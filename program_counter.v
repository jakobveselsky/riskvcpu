==> flow/design.v <==
`timescale 1us/100ns
module counter(clk, reset, count);
input clk, reset;
output [31:0]count;
reg [31:0]tmp;
assign count = tmp; 
always @(posedge clk)
  if (!reset)
    tmp = tmp + 1;
  else
    tmp = 0;
endmodule
Step by step through the tools: counter

The steps from the RTL of counter to its reports follow in flow order.
Lines are those of the file above, counted from 1.
Operators: Yosys type, input widths -> output width; for muxes data width and select width s.
Library cell names are shortened.
A cell with -- has no value.

Top module: counter
Clock input: clk
Cell library: sky130hd
Library corner: tt_025C_1v80

After elaboration

Source: Yosys, flattened and elaborated, memories not mapped. Widths are those after wreduce; folded enables and synchronous resets count as part of the registers. Registers that Yosys merges into a memory's read port (data or address) are not register bits. Print and check cells do not count. Equal cells are merged and count once.

Add/sub/neg operators: 1

Operators with widths:

| operator              | number |
| $add 32x1->32 const B | 1 |

Bits in registers: 32
Input port bits: 2
Output and inout port bits: 32
Word-level cells: 2

Depth

Longest topological path by Yosys (ltp), each cell counted once; first at word level (registers and memories cut), then after technology mapping (sequential cells cut; the memories' decode and read muxes count).

Depth in word-level cells: 1
ABC_AREA: 0
Gate-level depth with buffers: 6
Gate-level depth less buffers: 5

After synthesis

Source: synth_stat.txt of the flow (Yosys; design flattened, memories mapped). It holds for the ABC_AREA given above (unset counts as 0); a run with the other value may have another netlist.
The area totals of this step are shown rounded.

Cell count: 168
Mapped area: 1500 sq um
Sequential area: 640 sq um
Flip-flops: 32

Cells by type:

| type    | number |
| dfxtp_1 | 32 |
| or4_1   | 12 |
| a21oi_1 | 17 |
| o31ai_1 | 11 |
| nor2_1  | 14 |
| xnor2_1 | 5 |
| nand2_1 | 11 |
| nand3_1 | 8 |
| or3_1   | 6 |
| xor2_1  | 4 |
| mux2_2  | 3 |
| nand4_1 | 5 |
| nor2b_1 | 5 |
| o21ai_0 | 6 |
| buf_6   | 2 |
| inv_1   | 5 |
| nor4_1  | 3 |
| and4_1  | 2 |

Other cell types: 11; their cells: 17.

Timing after synthesis

Path of least setup slack by OpenSTA after synthesis, without wires, with an ideal clock, recovery checks aside; 20% of the period is set as input and as output delay. Where synthesis merged equal registers, the netlist keeps one of their names.

Kind: register -> register
Start: register tmp[0]
End: register tmp[22]
Period: 2.36 ns
Arrival time: 1.981 ns
Path slack: 0.309 ns
Delay of the path: 2.051 ns
Driving pins on the path: 7
Buffers on the path: 1
Period reached after synthesis: 2.051 ns

"delay of the path" is the arrival time less input delay plus setup time.
"driving pins on the path": output pins that drive a net of the path, with the launching flip-flop's if there is one; two outputs of one cell count as two.
"period reached after synthesis" is the clock period less the worst setup slack; recovery checks do not enter. This is arithmetic on one report: input and output delays are still those of the set period (20% each).
The rows between start and end are the longest chain of elaborated cells between them; the timing report does not say that the signal goes this way. Where chains are equally long, one stands for them.
Each line given opens the expression or statement behind the cell; cells for indexed reads and writes are added by Yosys, which also makes memories of some case tables.

Cells stage by stage: dfxtp_1 ha_1 and4_4 or4b_1 buf_2 or4_1 a21oi_1
Cells in the longest elaborated chain: 1
Elaborated cells between the ends (all ways): 1
Those cells by class: add/sub (1)

RTL lines, path post-synthesis:

| element       | line | RTL |
| from (decl)   | 5    | `reg [31:0]tmp;` |
| from (assign) | 9    | `tmp = tmp + 1;` |
| from (assign) | 11   | `tmp = 0;` |
| $add 32x1->32 | 9    |  |
| to (assign)   | 9    |  |
| to (assign)   | 11   |  |
| to (decl)     | 5    |  |

Path in the finished layout

From the final timing report of run 1: the path of least setup slack in the routed layout; clock arrival at registers is part of the times.

Kind: register -> register
Start: register tmp[0]
End: register tmp[20]
Period: 2.47 ns
Arrival time: 2.44 ns
Path slack: 0.26 ns
Driving pins on the path: 6
Buffers on the path: 0

The rows between start and end are the longest chain of elaborated cells between them; the timing report does not say that the signal goes this way. Where chains are equally long, one stands for them.

Cells stage by stage: dfxtp_1 ha_1 and4_4 or4b_1 or4_1 a21oi_1
Cells in the longest elaborated chain: 1
Elaborated cells between the ends (all ways): 1
Those cells by class: add/sub (1)

RTL lines, path post-layout:

| element       | line | RTL |
| from (decl)   | 5    | `reg [31:0]tmp;` |
| from (assign) | 9    | `tmp = tmp + 1;` |
| from (assign) | 11   | `tmp = 0;` |
| $add 32x1->32 | 9    |  |
| to (assign)   | 9    |  |
| to (assign)   | 11   |  |
| to (decl)     | 5    |  |

2 stored runs of counter in the flow (synthesis by Yosys, layout by OpenROAD, sky130hd cells), in arbitrary order. Constraints: input delay and output delay 20% of the set period each, output load 0.01 pF.
By "clock period achieved" is meant the clock period of the run minus its worst setup slack. This is arithmetic on one report: input and output delays are still those of the set period (20% each).
"time of the worst setup path" means the part of the period allowed to the worst setup path (the constraints hold back 20% at inputs and 20% at outputs) less its slack; where the path has registers, the arrival times of their clocks count too.
"power": no workload was simulated; the value follows from the tool's default switching activity.
Values from the reports are rounded here.
Among the settings, n/a means not set for that run.

| item                                      | run 1                | run 2                |
| period_ns                                 | 2.47                 | 2.25                 |
| CORE_UTILIZATION                          | 18                   | 67                   |
| PLACE_DENSITY                             | 0.58                 | n/a                  |
| CORE_ASPECT_RATIO                         | 1.26                 | n/a                  |
| CELL_PAD_IN_SITES_GLOBAL_PLACEMENT        | 1                    | n/a                  |
| CELL_PAD_IN_SITES_DETAIL_PLACEMENT        | 1                    | n/a                  |
| MIN_ROUTING_LAYER                         | met2                 | n/a                  |
| CAP_MARGIN                                | 20                   | 20                   |
| CORE_MARGIN                               | 2                    | 2                    |
| SLEW_MARGIN                               | 20                   | 20                   |
| setup TNS (ns)                            | 0.000                | 0.000                |
| clock period achieved (ns)                | 2.210                | 2.201                |
| worst setup slack after layout (ns)       | 0.26                 | 0.049                |
| post-synthesis cell area (sq um)          | 1500                 | 1500                 |
| post-route utilization                    | 0.25                 | 0.94                 |
| worst hold slack in the final report (ns) | 0.50                 | 0.52                 |
| time of the worst setup path (ns)         | 2.21                 | 2.20                 |
| class of the worst setup path             | register -> register | register -> register |
| power (mW)                                | 0.96                 | 0.97                 |
| standard-cell area after layout (sq um)   | 2000                 | 1900                 |
| die size (sq um)                          | 8900                 | 2600                 |
